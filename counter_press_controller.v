==> flow/design.v <==
module counter_press_controller(new_clk,rst ,out_to_sm,press_after_NOR,step ); 
output wire out_to_sm; 
input wire new_clk;
input wire press_after_NOR;
input wire rst;
input wire step;
 reg[9:0] time_to_count;
reg start_count;
 reg [15:0] count;
always @(posedge new_clk or negedge rst)
begin 
if (~rst)
begin 
count = 1'b0;
start_count = 1'b0;
time_to_count = 1'b0;
end  
else if(press_after_NOR) 
 begin
start_count = 1'b1;
time_to_count = step ? 10'd49 : 10'd99 ; 
count = 1'b0;
end
else if((start_count ==1'b1) & (count == time_to_count)) 
begin
start_count = 1'b0;
count = 1'b0;
time_to_count = 1'b0;
end
else
 begin
if((count) == (time_to_count+1'b1)) begin
	count = 1'b0;
end
else
	count = (count + 1'b1);
end
end
assign out_to_sm = start_count;
endmodule 
== Step by step through the tools: counter_press_controller ==
Tool output for the design above, in the order of the flow.
Lines are those of the file above, counted from 1.
The mark - stands for no value.
Design
  top module: counter_press_controller
  clock: new_clk
  standard-cell library: sky130hd
  corner: tt_025C_1v80

== Word level ==
Source: Yosys, flattened and elaborated, memories not mapped. Widths are those after wreduce. Registers that Yosys merges into a memory's read port (data or address) are not register bits. Print and check cells do not count. Equal cells are merged and count once.
Word-level totals
  ROM bits: 0
  RAM bits: 0
  register bits after elaboration: 27
  latch bits: 0
  memories kept: 0
  clocked read ports x word width: 0
  output and inout bits: 1
Operators by class
  multipliers: 0
  eq/ne operators: 2
  order comparisons: 0
  muxes and demuxes: 8
  add/subtract/negate cells: 2
  reduce/logical cells: 1
  shift-type cells: 0
  bitwise logic cells: 1
  div/mod/pow operators: 0
Operators by type and width (number)
  16-bit two-way mux: 3
  10-bit two-way mux: 2
  16-bit by 1-bit adder with 16-bit output with constant B: 1
  16-bit by 10-bit equality test with 1-bit output: 1
  16-bit by 11-bit equality test with 1-bit output: 1
  10-bit by 1-bit adder with 11-bit output with constant B: 1
  7-bit two-way mux: 1
  2-bit nonzero test: 1
  1-bit two-way mux: 2
  1-bit bitwise AND: 1

== Depth ==
Depth = most cells in a row (Yosys ltp): at word level without a register or memory, in the mapped netlist without a sequential cell, where the memories' decode and read muxes count.
Depth
  depth after elaboration: 5
  ABC_AREA: 0
  mapped depth: 6
  mapped depth without buffers: 5

== After synthesis ==
Yosys stat after the flow's synthesis: flattened, memories mapped to cells. It holds for the ABC_AREA given above (unset counts as 0); a run with the other value may have another netlist.
Mapped netlist
  sequential area: 475.5 um^2
  chip area (Yosys): 1071.0 um^2
  flip-flop cells: 19
  cells in the netlist: 107
  buffer cells: 5
Cell types
  sky130_fd_sc_hd__dfrtp_1: number 19, total area 475.456 um^2
  sky130_fd_sc_hd__xnor2_1: number 14, total area 122.618 um^2
  sky130_fd_sc_hd__nor3_1: number 17, total area 85.082 um^2
  sky130_fd_sc_hd__xor2_1: number 6, total area 52.55 um^2
  sky130_fd_sc_hd__nor4_1: number 6, total area 37.536 um^2
  sky130_fd_sc_hd__nand4_1: number 5, total area 31.28 um^2
  sky130_fd_sc_hd__nand2_1: number 7, total area 26.275 um^2
  sky130_fd_sc_hd__ha_1: number 2, total area 25.024 um^2
  sky130_fd_sc_hd__nand3_1: number 5, total area 25.024 um^2
  sky130_fd_sc_hd__nand4_4: number 1, total area 21.27 um^2
  sky130_fd_sc_hd__a211oi_4: number 1, total area 20.019 um^2
  sky130_fd_sc_hd__inv_1: number 5, total area 18.768 um^2
  sky130_fd_sc_hd__nor2_1: number 4, total area 15.014 um^2
  sky130_fd_sc_hd__clkbuf_8: number 1, total area 13.763 um^2
  sky130_fd_sc_hd__nand4_2: number 1, total area 12.512 um^2
  sky130_fd_sc_hd__buf_6: number 1, total area 11.261 um^2
  sky130_fd_sc_hd__and4_2: number 1, total area 10.01 um^2
  sky130_fd_sc_hd__o21ai_0: number 2, total area 10.01 um^2
Not listed: further types 9, cells in them 9.

== Timing after synthesis ==
Path of least setup slack by OpenSTA after synthesis, without wires, with an ideal clock, recovery checks aside; 20% of the period is set as input and as output delay. Where synthesis merged equal registers, the netlist keeps one of their names.
Path after synthesis
  path kind: reg-to-reg
  start point: register time_to_count[5]
  end point: register count[10]
  setup time: 0.136 ns
  period: 3.68 ns
  setup slack: 1.949 ns
  stages on the path: 7
  path buffers: 1
  required time: 3.544 ns
  path delay: 1.731 ns
  arrival: 1.595 ns
  launch time at the first pin: 0.000 ns
  synthesis period reached: 1.731 ns
"path delay" is the arrival time less input delay plus setup time.
"stages on the path": output pins that drive a net of the path, with the launching flip-flop's if there is one; two outputs of one cell count as two.
"synthesis period reached" = period - worst setup slack (recovery checks aside). The figure is calculated, with input and output delays left at 20% of the set period.
The rows between start and end are the longest chain of elaborated cells between them; the timing report does not say that the signal goes this way. Where chains are equally long, one stands for them.
A line is the first line of the expression or statement that the cell stems from. Yosys adds cells for indexed reads and writes and turns some case tables into memories.
At most two assigning lines are given for a register; there are more.
On the way, after synthesis
  path through: sky130_fd_sc_hd__dfrtp_1 > sky130_fd_sc_hd__ha_1 > sky130_fd_sc_hd__xnor2_1 > sky130_fd_sc_hd__nand3_1 > sky130_fd_sc_hd__a211oi_4 > sky130_fd_sc_hd__buf_6 > sky130_fd_sc_hd__nor3_1
  length of the longest elaborated chain: 5
  elaborated cells between the ends (all ways): 7
  RTL lines with such cells: 3
  classes of those cells: add/sub: 1; eq/ne: 2; mux: 3; logic: 1
RTL lines, path after synthesis
  from (decl): RTL line 7  | reg[9:0] time_to_count;
  from (assign): RTL line 16  | time_to_count = 1'b0;
  from (assign): RTL line 21  | time_to_count = step ? 10'd49 : 10'd99 ;
  10-bit by 1-bit adder with 11-bit output: RTL line 32  | if((count) == (time_to_count+1'b1)) begin
  16-bit by 11-bit equality test with 1-bit output: RTL line 32
  16-bit two-way mux: RTL line 32
  16-bit two-way mux: RTL line 24  | else if((start_count ==1'b1) & (count == time_to_count))
  16-bit two-way mux: RTL line 18  | else if(press_after_NOR)
  to (assign): RTL line 14  | count = 1'b0;
  to (assign): RTL line 36  | count = (count + 1'b1);
  to (decl): RTL line 9  | reg [15:0] count;

== Path in the finished layout ==
From the final timing report of record 1: the path of least setup slack in the routed layout; clock arrival at registers is part of the times.
Path post-layout
  path kind: reg-to-reg
  start point: register time_to_count[5]
  end point: register count[1]
  launch time at the first pin: 0.26 ns
  arrival: 1.75 ns
  period: 1.71 ns
  stages on the path: 7
  setup slack: 0.10 ns
  setup time: 0.11 ns
  required time: 1.85 ns
  path buffers: 1
The rows between start and end are the longest chain of elaborated cells between them; the timing report does not say that the signal goes this way. Where chains are equally long, one stands for them.
At most two assigning lines are given for a register; there are more.
On the way, post-layout
  path through: sky130_fd_sc_hd__dfrtp_2 > sky130_fd_sc_hd__ha_4 > sky130_fd_sc_hd__xnor2_1 > sky130_fd_sc_hd__nand3_1 > sky130_fd_sc_hd__a211oi_4 > sky130_fd_sc_hd__buf_12 > sky130_fd_sc_hd__nor3b_1
  length of the longest elaborated chain: 5
  elaborated cells between the ends (all ways): 7
  RTL lines with such cells: 3
  classes of those cells: add/sub: 1; eq/ne: 2; mux: 3; logic: 1
RTL lines, path post-layout
  from (decl): RTL line 7  | reg[9:0] time_to_count;
  from (assign): RTL line 16  | time_to_count = 1'b0;
  from (assign): RTL line 21  | time_to_count = step ? 10'd49 : 10'd99 ;
  10-bit by 1-bit adder with 11-bit output: RTL line 32  | if((count) == (time_to_count+1'b1)) begin
  16-bit by 11-bit equality test with 1-bit output: RTL line 32
  16-bit two-way mux: RTL line 32
  16-bit two-way mux: RTL line 24  | else if((start_count ==1'b1) & (count == time_to_count))
  16-bit two-way mux: RTL line 18  | else if(press_after_NOR)
  to (assign): RTL line 14  | count = 1'b0;
  to (assign): RTL line 36  | count = (count + 1'b1);
  to (decl): RTL line 9  | reg [15:0] count;

Design counter_press_controller on sky130hd. What follows are 2 stored runs of the flow, each under its own settings; their order means nothing. The constraints put input and output delay at 20% of the set period each and load the outputs with 0.01 pF.
"achieved clock period (ns)" is the run's clock period less its worst setup slack. It is reckoned from that one timing run; input and output delays stay at 20% of the period that was set.

settings of record 1
{
  "period_ns": 1.71,
  "CORE_UTILIZATION": 24,
  "PLACE_DENSITY_LB_ADDON": 0.29,
  "CORE_ASPECT_RATIO": 1.72,
  "TNS_END_PERCENT": 45,
  "ABC_AREA": 0,
  "CTS_CLUSTER_SIZE": 98,
  "SLEW_MARGIN": 10,
  "MAX_ROUTING_LAYER": "met5",
  "CAP_MARGIN": 20,
  "CORE_MARGIN": 2
}
report of record 1
yosys chip area after synthesis (um^2): 1071.0
finish__design__die__area: 5032.6
finish__design__instance__area__stdcell: 1300.0
finish__design__instance__utilization: 0.3047
finish__timing__setup__ws: 0.100
finish__timing__setup__tns: 0.000
finish__timing__hold__ws: 0.416
achieved clock period (ns): 1.610

settings of record 2
{
  "period_ns": 1.95,
  "CORE_UTILIZATION": 51,
  "SETUP_SLACK_MARGIN": -0.15,
  "PLACE_DENSITY_LB_ADDON": 0.21,
  "CORE_ASPECT_RATIO": 1.97,
  "CORE_MARGIN": 9,
  "CELL_PAD_IN_SITES_GLOBAL_PLACEMENT": 1,
  "CELL_PAD_IN_SITES_DETAIL_PLACEMENT": 2,
  "TNS_END_PERCENT": 25,
  "ABC_AREA": 1,
  "GPL_TIMING_DRIVEN": 0,
  "GPL_ROUTABILITY_DRIVEN": 1,
  "CTS_CLUSTER_SIZE": 13,
  "MAX_ROUTING_LAYER": "met4",
  "CAP_MARGIN": 20,
  "SLEW_MARGIN": 20
}
report of record 2: did not finish, place, DPL-0033
